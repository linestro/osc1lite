==> flow/design.v <==
`timescale 1ns / 1ps
module spi_controller(
	input  wire			      clk,	 
	input  wire			      rst,	 
	input  wire [2:0]		   mode,  
	input  wire 			   clear_request,	 
	input  wire					pipe,
	input  wire [15:0]	  	data_from_memory,
	input  wire [15:0]	  	data_from_user,	 
	input  wire 		  	   sdo_bit,		
	output wire			      clear,	 
	output reg			      latch,	 
	output wire			      sclk,		 
	output reg			      din,		 
	output wire               spi_pipe_clk
    );
wire [7:0] 	address_byte;
wire [23:0] full_command;
reg  [4:0] 	counter;				 
wire [4:0]	shift_counter_helper;	 
assign shift_counter_helper = ~counter + 5'd24;   
assign clear = clear_request; 								 
assign sclk = clk;											 
assign address_byte = (mode == 3'b001) ? 8'b00000001 		 
		    : (mode == 3'b010) ? 8'b00000010                 
		    : (mode == 3'b011) ? 8'b01010101                 
		    : (mode == 3'b100) ? 8'b01010110                 
		    : (mode == 3'b101) ? 8'b01010111                 
		    : (mode == 3'b110) ? 8'b01011000                 
            : (mode == 3'b111) ? 8'b01011001                 
		    : 8'b0;			
assign full_command = (mode == 3'b010) ?  {address_byte, 16'b0000000000000010}  
					: (mode == 3'b100) ?  {address_byte, 16'b0000000000000001}  
					: (mode == 3'b011) ?  {address_byte, 16'b0001000000000111}  
					: (mode == 3'b101) ?  {address_byte, 16'b0000000000000000}  
					: (mode == 3'b000) ?  {address_byte, 16'b0000000000000000}
					:  pipe ? {address_byte, data_from_memory} 
					: {address_byte, data_from_user};			 
assign spi_pipe_clk = (counter == 5'd29);
always @ (negedge clk) begin
	if(rst) begin
		counter <= 0;
	end else begin
		counter <= counter + 1;
	end
end
always @ (negedge clk) begin
	if(counter >= 5'd23) begin
        if(counter < 5'd29) begin
            latch <= 1'b1;
        end else begin
            latch <= 1'b0;
        end
    end else begin
        latch <= 1'b0;
    end
end
always @ (*) begin
	if(counter >= 5'd23) begin
		if(counter < 5'd24) begin
			din = (full_command >> shift_counter_helper) & 1'b1;
		end else if(counter < 5'd29) begin
			din = 1'b0;
		end else begin
			din = 1'b0;
		end
	end else begin
		din = (full_command >> shift_counter_helper) & 1'b1;
	end
end
endmodule
### Step by step through the tools: spi_controller

Tool output for the design above, in the order of the flow.
Lines are those of the file above, counted from 1.
Not given: n/a

| inputs | value |
|---|---|
| design top | spi_controller |
| clock input | clk |
| cell library | sky130hd |
| library corner | tt_025C_1v80 |

### Word-level counts

Yosys after proc, flatten, opt, wreduce and memory -nomap, before mapping. Enables and synchronous resets that opt folds into registers are not counted as muxes. Memory bits, and registers merged into a memory's read port (data or address), are not among the register bits. Print and check cells are not counted. Equal cells are merged and count once.

| word-level totals | value |
|---|---|
| input bits | 40 |
| elaborated cells | 34 |
| register bits | 6 |
| output and inout port bits | 5 |

| operators by class | value |
|---|---|
| equal/unequal tests | 8 |
| bitwise gates (word level) | 1 |
| magnitude comparators | 3 |
| add/sub/neg operators | 2 |
| multiplexer cells | 16 |
| shifts and indexed selects | 1 |
| reductions and logical operators | 1 |

Operators with widths:

| operator | number |
|---|---|
| two-way mux 16 bit | 6 |
| two-way mux 7 bit | 7 |
| right shift 23 x 5 -> 1 bit | 1 |
| equality test 3 bit (second input constant) | 4 |
| < comparator 5 bit (second input constant) | 2 |
| equality test 3 x 2 -> 1 bit (second input constant) | 2 |
| adder 5 x 1 -> 5 bit (second input constant) | 1 |
| adder 5 bit (second input constant) | 1 |
| greater-or-equal comparator 5 bit (second input constant) | 1 |
| equality test 5 bit (second input constant) | 1 |
| NOT 5 bit | 1 |
| equality test 3 x 1 -> 1 bit (second input constant) | 1 |
| logical NOT 3 bit | 1 |
| two-way mux 1 bit | 3 |

### Depth

Depth = most cells in a row (Yosys ltp): at word level without a register or memory, in the mapped netlist without a sequential cell, where the memories' decode and read muxes count.

| logic depth | value |
|---|---|
| depth in word-level cells | 11 |
| ABC_AREA | 0 |
| gate-level depth with buffers | 7 |
| mapped depth without buffers | 6 |

### Netlist

The flow's flattened synthesis, as Yosys stat reports it; memories are mapped. The netlist is that of the ABC_AREA named above (0 if unset); the other value can give another one.

Cells by type:

| type | number | total area (um2) |
|---|---|---|
| sky130_fd_sc_hd__dfxtp_1 | 6 | 120.115 |
| sky130_fd_sc_hd__mux4_1 | 3 | 78.826 |
| sky130_fd_sc_hd__ha_1 | 4 | 50.048 |
| sky130_fd_sc_hd__buf_6 | 4 | 45.043 |
| sky130_fd_sc_hd__mux4_2 | 2 | 45.043 |
| sky130_fd_sc_hd__mux2i_1 | 4 | 40.038 |
| sky130_fd_sc_hd__nor2_1 | 10 | 37.536 |
| sky130_fd_sc_hd__a21oi_1 | 7 | 35.034 |
| sky130_fd_sc_hd__o221ai_1 | 3 | 26.275 |
| sky130_fd_sc_hd__buf_4 | 3 | 22.522 |
| sky130_fd_sc_hd__inv_1 | 6 | 22.522 |
| sky130_fd_sc_hd__nand2_1 | 6 | 22.522 |
| sky130_fd_sc_hd__a32oi_1 | 2 | 17.517 |
| sky130_fd_sc_hd__xnor2_1 | 2 | 17.517 |
| sky130_fd_sc_hd__xor2_1 | 2 | 17.517 |
| sky130_fd_sc_hd__mux2_4 | 1 | 15.014 |
| sky130_fd_sc_hd__o221ai_2 | 1 | 15.014 |
| sky130_fd_sc_hd__clkbuf_8 | 1 | 13.763 |

Not listed: further types 24, cells in them 28.

| synthesis totals | value |
|---|---|
| flip-flop cells | 6 |
| sequential part of the area | 0.0001201 mm2 |
| mapped cells | 95 |
| chip area (Yosys) | 0.0008433 mm2 |
| buffers | 10 |

# Flow runs of spi_controller

spi_controller through Yosys and OpenROAD on sky130hd: 2 stored runs, unordered, with their settings. The constraints put input and output delay at 20% of the set period each and load the outputs with 0.01 pF.

#### Run A

| setting | value |
|---|---|
| period_ns | `2.9` |
| CORE_UTILIZATION | `50` |
| SETUP_SLACK_MARGIN | `0.35` |
| PLACE_DENSITY | `0.67` |
| CELL_PAD_IN_SITES_DETAIL_PLACEMENT | `2` |
| TNS_END_PERCENT | `95` |
| GPL_TIMING_DRIVEN | `0` |
| CTS_CLUSTER_SIZE | `25` |
| CAP_MARGIN | `10` |
| SLEW_MARGIN | `5` |
| MAX_ROUTING_LAYER | `met5` |
| CORE_MARGIN | `2` |

No final report: placement broke off with a tool error.

#### Run B

| setting | value |
|---|---|
| period_ns | `6.08` |
| CORE_UTILIZATION | `50` |
| SETUP_SLACK_MARGIN | `1.71` |
| PLACE_DENSITY_LB_ADDON | `0.1` |
| CELL_PAD_IN_SITES_GLOBAL_PLACEMENT | `1` |
| CELL_PAD_IN_SITES_DETAIL_PLACEMENT | `1` |
| ABC_AREA | `0` |
| GPL_ROUTABILITY_DRIVEN | `0` |
| CTS_CLUSTER_SIZE | `29` |
| CTS_CLUSTER_DIAMETER | `239` |
| CAP_MARGIN | `5` |
| MIN_ROUTING_LAYER | `met1` |
| MAX_ROUTING_LAYER | `met4` |
| CORE_MARGIN | `2` |
| SLEW_MARGIN | `20` |

No final report: placement broke off with FLW-0024.
